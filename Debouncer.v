==> flow/design.v <==
`timescale 1ns / 1ps
module Debouncer #(
    parameter integer SAMPLE_DIV = 100   
)(
    input  wire clk,
    input  wire Ain,
    input  wire Bin,
    output reg  Aout = 1'b0,
    output reg  Bout = 1'b0
);
  reg [$clog2(SAMPLE_DIV)-1:0] div = 0;
  reg sa = 1'b0, sb = 1'b0;
  always @(posedge clk) begin
    sa <= Ain;
    sb <= Bin;
    if (div == SAMPLE_DIV-1) begin
      div <= 0;
      if (sa == Ain) Aout <= Ain;
      if (sb == Bin) Bout <= Bin;
    end else begin
      div <= div + 1;
    end
  end
endmodule
Tool chain data of Debouncer:

What the tools print for Debouncer, step after step.
Lines are those of the file above, counted from 1.
Not given: n/a

* top module: Debouncer
* clock port: clk
* standard-cell library: sky130hd
* corner: tt_025C_1v80

Elaborated design:

Counts by Yosys on the flattened word-level netlist (proc, flatten, opt, wreduce; memories kept). Register bits leave out memories and registers merged into their read ports (data or address); mux counts leave out enables and synchronous resets folded into registers. Print and check cells are left out. Cells with the same type and inputs are merged into one.

* register bits: 11
* input port bits: 3
* cells after elaboration: 11

* $add $sub $neg: 1
* eq/ne operators: 3
* reduce/logical cells: 2

Operator list (count)
* 7-bit by 1-bit adder with 7-bit output with constant B: 1
* 7-bit == test with constant B: 1
* 2-bit AND reduction: 2
* 1-bit == test: 2

Logic depth:

Yosys ltp: most cells in a row. Word level: on the elaborated netlist, between registers, memories and ports. Mapped: between sequential cells and ports; inverters and the memories' decode and read muxes count.

* depth in word-level cells: 2
* ABC_AREA: 0
* gate-level depth with buffers: 4
* mapped depth without buffers: 4

Mapped cells and area:

The flow's flattened synthesis, as Yosys stat reports it; memories are mapped. The netlist is that of the ABC_AREA named above (0 if unset); the other value can give another one.

* standard cells after synthesis: 39
* cell area after synthesis: 419.2 um^2
* sequential part of the area: 240.2 um^2
* mapped flip-flops: 11
* buffer cells: 0

Cell types (count)
* sky130_fd_sc_hd__dfxtp_1: 9
* sky130_fd_sc_hd__edfxtp_1: 2
* sky130_fd_sc_hd__xnor2_1: 3
* sky130_fd_sc_hd__nor2_1: 6
* sky130_fd_sc_hd__xor2_1: 2
* sky130_fd_sc_hd__and2_1: 2
* sky130_fd_sc_hd__ha_1: 1
* sky130_fd_sc_hd__nand4bb_1: 1
* sky130_fd_sc_hd__a21oi_1: 2
* sky130_fd_sc_hd__nand3_1: 2
* sky130_fd_sc_hd__nand3_2: 1
* sky130_fd_sc_hd__a41oi_1: 1
* sky130_fd_sc_hd__nand2_1: 2
* sky130_fd_sc_hd__or2b_1: 1
* sky130_fd_sc_hd__or2_1: 1
* sky130_fd_sc_hd__or3_1: 1
* sky130_fd_sc_hd__nor3_1: 1
* sky130_fd_sc_hd__o21ai_0: 1

Timing after synthesis:

Path of least setup slack by OpenSTA after synthesis, without wires, with an ideal clock, recovery checks aside; 20% of the period is set as input and as output delay. Where synthesis merged equal registers, the netlist keeps one of their names.

* path kind: register to register
* start point: reg div[0]
* end point: reg Aout
* period: 1.44 ns
* data arrival time: 1.060 ns
* required time: 1.142 ns
* setup slack: 0.082 ns
* delay of the path: 1.358 ns
* driving pins on the path: 5
* buffers on the path: 0
* synthesis period reached: 1.358 ns

"delay of the path" = arrival - input delay + setup time.
"driving pins on the path": output pins that drive a net of the path, with the launching flip-flop's if there is one; two outputs of one cell count as two.
"synthesis period reached" = period - worst setup slack (recovery checks aside). The figure is calculated, with input and output delays left at 20% of the set period.
Between the ends stands the longest chain of elaborated cells between them, by number of cells; it is not shown to be the way that was timed. Of several equally long chains one is given.
A line is the first line of the expression or statement that the cell stems from. Yosys adds cells for indexed reads and writes and turns some case tables into memories.

* path through: sky130_fd_sc_hd__dfxtp_1 > sky130_fd_sc_hd__ha_1 > sky130_fd_sc_hd__nand4bb_1 > sky130_fd_sc_hd__or2_1 > sky130_fd_sc_hd__nor2_1
* length of the longest elaborated chain: 2
* elaborated cells on any way between the ends: 2
* source lines of those cells: 1

RTL lines, path post-synthesis
* from (decl): RTL line 11 `reg [$clog2(SAMPLE_DIV)-1:0] div = 0;`
* from (assign): RTL line 17 `div <= 0;`
* from (assign): RTL line 21 `div <= div + 1;`
* 7-bit == test: RTL line 16 `if (div == SAMPLE_DIV-1) begin`
* 2-bit AND reduction
* to (assign): RTL line 18 `if (sa == Ain) Aout <= Ain;`
* to (decl): RTL line 8 `output reg  Aout = 1'b0,`

Path in the finished layout:

Path of least setup slack in the final report of flow run 1 (OpenROAD, finished layout, wires in). Where an end is a register, its clock arrival counts in the times.

* path kind: register to output
* start point: reg Aout
* end point: out Aout
* period: 1.6 ns
* external output delay: 0.32 ns
* data arrival time: 1.10 ns
* required time: 1.28 ns
* setup slack: 0.18 ns
* driving pins on the path: 2
* buffers on the path: 1

* path through: sky130_fd_sc_hd__edfxtp_1 > sky130_fd_sc_hd__clkdlybuf4s50_1
* length of the longest elaborated chain: 0
* elaborated cells on any way between the ends: 0
* source lines of those cells: 0

RTL lines, path after layout
* from (decl): RTL line 8 `output reg  Aout = 1'b0,`
* from (assign): RTL line 18 `if (sa == Ain) Aout <= Ain;`
* to (decl): RTL line 8

Subject: flow runs of Debouncer

Hi,

Measured results for Debouncer: 2 stored runs of the Yosys and OpenROAD flow on sky130hd. The settings differ; the order carries no meaning. The constraints put input and output delay at 20% of the set period each and load the outputs with 0.01 pF.
"achieved clock period" is the run's clock period less its worst setup slack. It is reckoned from that one timing run; input and output delays stay at 20% of the period that was set.
By "overall power" is meant OpenSTA's value without simulated activity: inputs other than the clock are taken to toggle once in ten clock periods, and the tool carries that through the logic.

### Flow run 1

Settings: `period_ns=1.6`, `CORE_UTILIZATION=17`, `CORE_ASPECT_RATIO=0.92`, `CAP_MARGIN=25`, `SLEW_MARGIN=0`, `CORE_MARGIN=2`

- Chip area after synthesis (Yosys): 419.2 um^2
- Area inside the die boundary: 2879.1 um^2
- Utilization after routing: 0.224
- Setup slack of the critical path: 0.175 ns
- Summed negative setup slack: 0.000 ns
- Worst hold slack in the final report: 0.465 ns
- Overall power: 0.0004959 W
- Achieved clock period: 1.425 ns

### Flow run 2

Settings: `period_ns=0.916`, `CORE_UTILIZATION=57`, `SETUP_SLACK_MARGIN=0.22`, `PLACE_DENSITY_LB_ADDON=0.1`, `CORE_MARGIN=2`, `CELL_PAD_IN_SITES_GLOBAL_PLACEMENT=2`, `ABC_AREA=1`, `GPL_TIMING_DRIVEN=0`, `GPL_ROUTABILITY_DRIVEN=1`, `CTS_CLUSTER_DIAMETER=123`, `CAP_MARGIN=20`, `SLEW_MARGIN=20`

Did not finish, floorplanning stopped with PDN-0185.

Regards
