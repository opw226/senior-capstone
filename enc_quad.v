==> flow/design.v <==
`timescale 1ns / 1ps
module enc_quad (
  input  wire       clk,         
  input  wire       enc_a,       
  input  wire       enc_b,       
  input  wire       btn_rst,     
  output reg        step_p,      
  output reg        dir,         
  output reg [15:0] pos          
);
  reg a1=1,b1=1,a2=1,b2=1;
  always @(posedge clk) begin
    a1 <= enc_a; a2 <= a1;
    b1 <= enc_b; b2 <= b1;
  end
  reg [6:0] div=0;
  reg da=1, db=1;        
  reg pa=1, pb=1;        
  always @(posedge clk) begin
    if (div==7'd99) begin
      div <= 0;
      pa <= da; pb <= db;
      da <= a2; db <= b2;
    end else begin
      div <= div + 1;
    end
  end
  reg [1:0] prev=2'b11;
  wire [1:0] cur = {da,db};
  function signed [1:0] quad_dir;
    input [1:0] s0, s1;
    begin
      case ({s0,s1})
        4'b00_01,4'b01_11,4'b11_10,4'b10_00: quad_dir =  1;
        4'b00_10,4'b10_11,4'b11_01,4'b01_00: quad_dir = -1;
        default:                               quad_dir =  0;  
      endcase
    end
  endfunction
  always @(posedge clk) begin
    step_p <= 1'b0;
    if (div==0) begin
      if (cur != prev) begin
        case (quad_dir(prev,cur))
          1:  begin dir<=1; step_p<=1; pos <= pos + 1; end
         -1:  begin dir<=0; step_p<=1; pos <= pos - 1; end
          0:    ;
        endcase
        prev <= cur;
      end
    end
    if (btn_rst) pos <= 0;  
  end
endmodule
==> From RTL to reports: enc_quad <==
What the tools print for enc_quad, step after step.
Line numbers count from 1 in the design file above.
{ "inputs": {"design": "enc_quad", "clk_port": "clk", "cell_library": "sky130hd", "lib_corner": "tt_025C_1v80"} }

==> After elaboration <==
Source: Yosys, flattened and elaborated, memories not mapped. Widths are those after wreduce. Registers that Yosys merges into a memory's read port (data or address) are not register bits. Print and check cells do not count.
Yosys's memory passes give these memory sizes; they may raise the number of words (mostly to a power of two), join words into wider ones and drop unused or constant bits.
{ "bits": {"regBits": 33, "rom_bits": 32, "mem_count": 1, "inputBits": 4, "output_inout_bits": 18, "wordCells": 29} }
{ "memory_table": {"columns": ["memory", "size", "width", "rd", "write_ports", "line", "text"], "rows": [
  ["(name not given)", 16, 2, 1, 0, 33, "case ({s0,s1})"]
]} }
{ "classes": {"add_sub_neg": 3, "n_eq": 4, "n_mux": 5, "reduce_logical": 5} }
{ "ops": {"columns": ["cell", "count"], "rows": [
  ["32-bit by 1-bit == test with 1-bit output (second input constant)", 1],
  ["32-bit == test (second input constant)", 1],
  ["16-bit case mux with 2-bit select", 1],
  ["16-bit by 1-bit adder with 16-bit output (second input constant)", 1],
  ["16-bit by 1-bit subtractor with 16-bit output (second input constant)", 1],
  ["7-bit by 1-bit adder with 7-bit output (second input constant)", 1],
  ["7-bit == test (second input constant)", 1],
  ["7-bit zero test", 1],
  ["2-bit two-way mux", 2],
  ["3-bit AND reduction", 1],
  ["2-bit inequality test", 1],
  ["2-bit AND reduction", 1],
  ["2-bit nonzero test", 1],
  ["2-bit OR reduction", 1],
  ["1-bit case mux with 2-bit select", 1],
  ["1-bit two-way mux", 1]
]} }

==> Longest topological paths <==
Depth = most cells in a row (Yosys ltp): at word level without a register or memory, in the mapped netlist without a sequential cell, where the memories' decode and read muxes count.
{ "logic_depth": {"depth_word": 6, "abc_area": 0, "mapped_depth": 12, "depth_no_buf": 12} }

==> After synthesis <==
Yosys stat after the flow's synthesis: flattened, memories mapped to cells. It holds for the ABC_AREA given above (unset counts as 0); a run with the other value may have another netlist.
Totals and module areas in this step are rounded.
{ "types": {"columns": ["cell", "count", "area_total_um2"], "rows": [
  ["sky130_fd_sc_hd__dfxtp_1", 28, 560.538],
  ["sky130_fd_sc_hd__edfxtp_1", 5, 150.144],
  ["sky130_fd_sc_hd__mux2_2", 10, 112.608],
  ["sky130_fd_sc_hd__nor2b_1", 16, 100.096],
  ["sky130_fd_sc_hd__nor2_1", 26, 97.594],
  ["sky130_fd_sc_hd__ha_1", 7, 87.584],
  ["sky130_fd_sc_hd__a21oi_1", 15, 75.072],
  ["sky130_fd_sc_hd__nand3_1", 13, 65.062],
  ["sky130_fd_sc_hd__o2111ai_1", 6, 52.55],
  ["sky130_fd_sc_hd__xnor2_1", 6, 52.55],
  ["sky130_fd_sc_hd__nor3_1", 8, 40.038],
  ["sky130_fd_sc_hd__nand4_1", 6, 37.536],
  ["sky130_fd_sc_hd__o211ai_1", 5, 37.536],
  ["sky130_fd_sc_hd__or4_1", 5, 37.536],
  ["sky130_fd_sc_hd__buf_2", 7, 35.034],
  ["sky130_fd_sc_hd__xor2_1", 4, 35.034],
  ["sky130_fd_sc_hd__clkbuf_1", 9, 33.782],
  ["sky130_fd_sc_hd__mux2_1", 3, 33.782]
]} }
Other cell types: 19; their cells: 46.
{ "synth_totals": {"stdcells": 225, "mapped_area_um2": 1950, "seq_area_um2": 711, "ffs": 33, "n_buf": 17} }

==> Timing after synthesis <==
OpenSTA on the mapped netlist: ideal clock, no wires. The path of least setup slack (recovery checks aside). Input and output delay are each 20% of the period. Register names are those of the netlist, which keeps one name where synthesis merged equal registers.
{ "synth_path": {"path_kind": "register to register", "startpoint": "register da", "endpoint": "register pos[10]", "tclk_ns": 5.19, "setup_time_ns": 0.123, "t_first_pin_ns": 0.000, "t_arrival_ns": 3.355, "t_required_ns": 5.067, "setup_slack_ns": 1.712, "delay_ns": 3.478, "path_stages": 13, "path_buffers": 0, "synth_period_reached_ns": 3.478} }
"delay_ns" = arrival - input delay + setup time.
"path_stages": output pins that drive a net of the path, with the launching flip-flop's if there is one; two outputs of one cell count as two.
"synth_period_reached_ns" is the clock period less the worst setup slack; recovery checks do not enter. This is arithmetic on one report: input and output delays are still those of the set period (20% each).
Between the ends stands the longest chain of elaborated cells between them, by number of cells; it is not shown to be the way that was timed. Of several equally long chains one is given.
Each line given opens the expression or statement behind the cell; cells for indexed reads and writes are added by Yosys, which also makes memories of some case tables.
A memory read counts as a cell of the chain, while the word-level depth stops at memories.
A register here has more assigning lines than the two given.
{ "synth_between": {"cell_sequence": "sky130_fd_sc_hd__edfxtp_1 -> sky130_fd_sc_hd__inv_1 -> sky130_fd_sc_hd__ha_1 -> sky130_fd_sc_hd__or3b_1 -> sky130_fd_sc_hd__nand3_1 -> sky130_fd_sc_hd__nand2_1 -> sky130_fd_sc_hd__xnor2_1 -> sky130_fd_sc_hd__ha_1 -> sky130_fd_sc_hd__or3_1 -> sky130_fd_sc_hd__or4_1 -> sky130_fd_sc_hd__or4_1 -> sky130_fd_sc_hd__a21oi_1 -> sky130_fd_sc_hd__mux2_1", "elab_chain_cells": 6, "cells_between": 9, "lines_between": 4, "cone_classes": "eq/ne: 3; mux: 3; reduce/logical: 2; memory: 1"} }
{ "synth_rtl": {"columns": ["item", "line", "text"], "rows": [
  ["start: declaration", 17, "reg da=1, db=1;"],
  ["start: assignment", 23, "da <= a2; db <= b2;"],
  ["memory read 16 x 2 bit", 33, "case ({s0,s1})"],
  ["2-bit two-way mux", 43, "if (cur != prev) begin"],
  ["2-bit two-way mux", 42, "if (div==0) begin"],
  ["32-bit == test", 44, "case (quad_dir(prev,cur))"],
  ["2-bit nonzero test", null, null],
  ["3-bit AND reduction", null, null],
  ["end: assignment", 45, "1:  begin dir<=1; step_p<=1; pos <= pos + 1; end"],
  ["end: assignment", 46, "-1:  begin dir<=0; step_p<=1; pos <= pos - 1; end"],
  ["end: declaration", 9, "output reg [15:0] pos"]
]} }

==> Worst path after layout <==
From the final timing report of run 1: the path of least setup slack in the routed layout; clock arrival at registers is part of the times.
{ "layout_path": {"path_kind": "register to register", "startpoint": "register da", "endpoint": "register pos[10]", "tclk_ns": 3.56, "setup_time_ns": 0.11, "t_first_pin_ns": 0.29, "t_arrival_ns": 3.58, "t_required_ns": 3.74, "setup_slack_ns": 0.17, "path_stages": 13, "path_buffers": 0} }
Between the ends stands the longest chain of elaborated cells between them, by number of cells; it is not shown to be the way that was timed. Of several equally long chains one is given.
A memory read counts as a cell of the chain, while the word-level depth stops at memories.
A register here has more assigning lines than the two given.
{ "layout_between": {"cell_sequence": "sky130_fd_sc_hd__edfxtp_1 -> sky130_fd_sc_hd__inv_2 -> sky130_fd_sc_hd__ha_4 -> sky130_fd_sc_hd__or3b_4 -> sky130_fd_sc_hd__nand3_2 -> sky130_fd_sc_hd__nand2_2 -> sky130_fd_sc_hd__xnor2_1 -> sky130_fd_sc_hd__ha_2 -> sky130_fd_sc_hd__or3_4 -> sky130_fd_sc_hd__or4_1 -> sky130_fd_sc_hd__or4_4 -> sky130_fd_sc_hd__a21oi_2 -> sky130_fd_sc_hd__mux2_4", "elab_chain_cells": 6, "cells_between": 9, "lines_between": 4, "cone_classes": "eq/ne: 3; mux: 3; reduce/logical: 2; memory: 1"} }
{ "layout_rtl": {"columns": ["item", "line", "text"], "rows": [
  ["start: declaration", 17, "reg da=1, db=1;"],
  ["start: assignment", 23, "da <= a2; db <= b2;"],
  ["memory read 16 x 2 bit", 33, "case ({s0,s1})"],
  ["2-bit two-way mux", 43, "if (cur != prev) begin"],
  ["2-bit two-way mux", 42, "if (div==0) begin"],
  ["32-bit == test", 44, "case (quad_dir(prev,cur))"],
  ["2-bit nonzero test", null, null],
  ["3-bit AND reduction", null, null],
  ["end: assignment", 45, "1:  begin dir<=1; step_p<=1; pos <= pos + 1; end"],
  ["end: assignment", 46, "-1:  begin dir<=0; step_p<=1; pos <= pos - 1; end"],
  ["end: declaration", 9, "output reg [15:0] pos"]
]} }

enc_quad through Yosys and OpenROAD on sky130hd: 2 stored runs, unordered, with their settings and measured results. The constraints put input and output delay at 20% of the set period each and load the outputs with 0.01 pF.
"achievedPeriod_ns" means the clock period less the worst setup slack. The figure is calculated, with input and output delays left at 20% of the set period.
"worst_setup_path_time_ns" = time allowed to the worst setup path (clock period - input delay - output delay, where it has them) - its slack; a late launch clock adds to it, a late capture clock takes from it.
"power.total_uw": no workload was simulated; the value follows from the tool's default switching activity.
Values from the reports are rounded here.

Run 1
==> flow/run.sh <==
#!/bin/bash
# the make line also repeats the synthesis and layout settings of config.mk as NAME=value (left out here)
make -C /OpenROAD-flow-scripts/flow DESIGN_CONFIG=/design/flow/config.mk WORK_HOME=/design/flow/orfs CLKGATE_MAP_FILE= finish
==> flow/config.mk <==
export PLATFORM = sky130hd
export DESIGN_NAME = enc_quad
export DESIGN_NICKNAME = enc_quad
export VERILOG_FILES = /design/flow/design.v
export SDC_FILE = /design/flow/constraint.sdc
export NUM_CORES = 4
export LEC_CHECK = 0
export CAP_MARGIN = 20
export CELL_PAD_IN_SITES_GLOBAL_PLACEMENT = 1
export CORE_ASPECT_RATIO = 0.91
export CORE_MARGIN = 2
export CORE_UTILIZATION = 51
export CTS_CLUSTER_DIAMETER = 316
export GPL_ROUTABILITY_DRIVEN = 1
export GPL_TIMING_DRIVEN = 1
export PLACE_DENSITY_LB_ADDON = 0.1
export SLEW_MARGIN = 15
==> flow/constraint.sdc <==
create_clock -name core_clock -period 3.56 [get_ports {clk}]
set_input_delay 0.7120 -clock core_clock [delete_from_list [all_inputs] [get_ports {clk}]]
set_output_delay 0.7120 -clock core_clock [all_outputs]
set_load 0.01 [all_outputs]

==> results of run 1, as JSON <==
{
  "synth_area_um2": 1950,
  "dieArea_um2": 4330,
  "final_cell_area_um2": 2320,
  "post_route_util_pct": 63.1,
  "setup_ws_ns": 0.166,
  "timing.setup.tns_ns": 0.000,
  "fin_hold_ws_ns": 0.333,
  "power.total_uw": 738,
  "achievedPeriod_ns": 3.394,
  "worst_setup_path_time_ns": 3.39,
  "worst_path_kind": "register to register"
}

Run 2
==> flow/run.sh <==
#!/bin/bash
# the make line also repeats the synthesis and layout settings of config.mk as NAME=value (left out here)
make -C /OpenROAD-flow-scripts/flow DESIGN_CONFIG=/design/flow/config.mk WORK_HOME=/design/flow/orfs CLKGATE_MAP_FILE= finish
==> flow/config.mk <==
export PLATFORM = sky130hd
export DESIGN_NAME = enc_quad
export DESIGN_NICKNAME = enc_quad
export VERILOG_FILES = /design/flow/design.v
export SDC_FILE = /design/flow/constraint.sdc
export NUM_CORES = 4
export LEC_CHECK = 0
export ABC_AREA = 1
export CAP_MARGIN = 20
export CORE_MARGIN = 6
export CORE_UTILIZATION = 57
export MAX_ROUTING_LAYER = met4
export MIN_ROUTING_LAYER = met2
export PLACE_DENSITY = 0.66
export SETUP_SLACK_MARGIN = 0.37
export SLEW_MARGIN = 15
==> flow/constraint.sdc <==
create_clock -name core_clock -period 2.5 [get_ports {clk}]
set_input_delay 0.5000 -clock core_clock [delete_from_list [all_inputs] [get_ports {clk}]]
set_output_delay 0.5000 -clock core_clock [all_outputs]
set_load 0.01 [all_outputs]

==> results of run 2, as JSON <==
{
  "synth_area_um2": 2250,
  "dieArea_um2": 5600,
  "final_cell_area_um2": 3210,
  "post_route_util_pct": 86.5,
  "setup_ws_ns": -0.060,
  "timing.setup.tns_ns": -0.098,
  "fin_hold_ws_ns": 0.338,
  "power.total_uw": 1030,
  "achievedPeriod_ns": 2.560,
  "worst_setup_path_time_ns": 2.56,
  "worst_path_kind": "register to register"
}
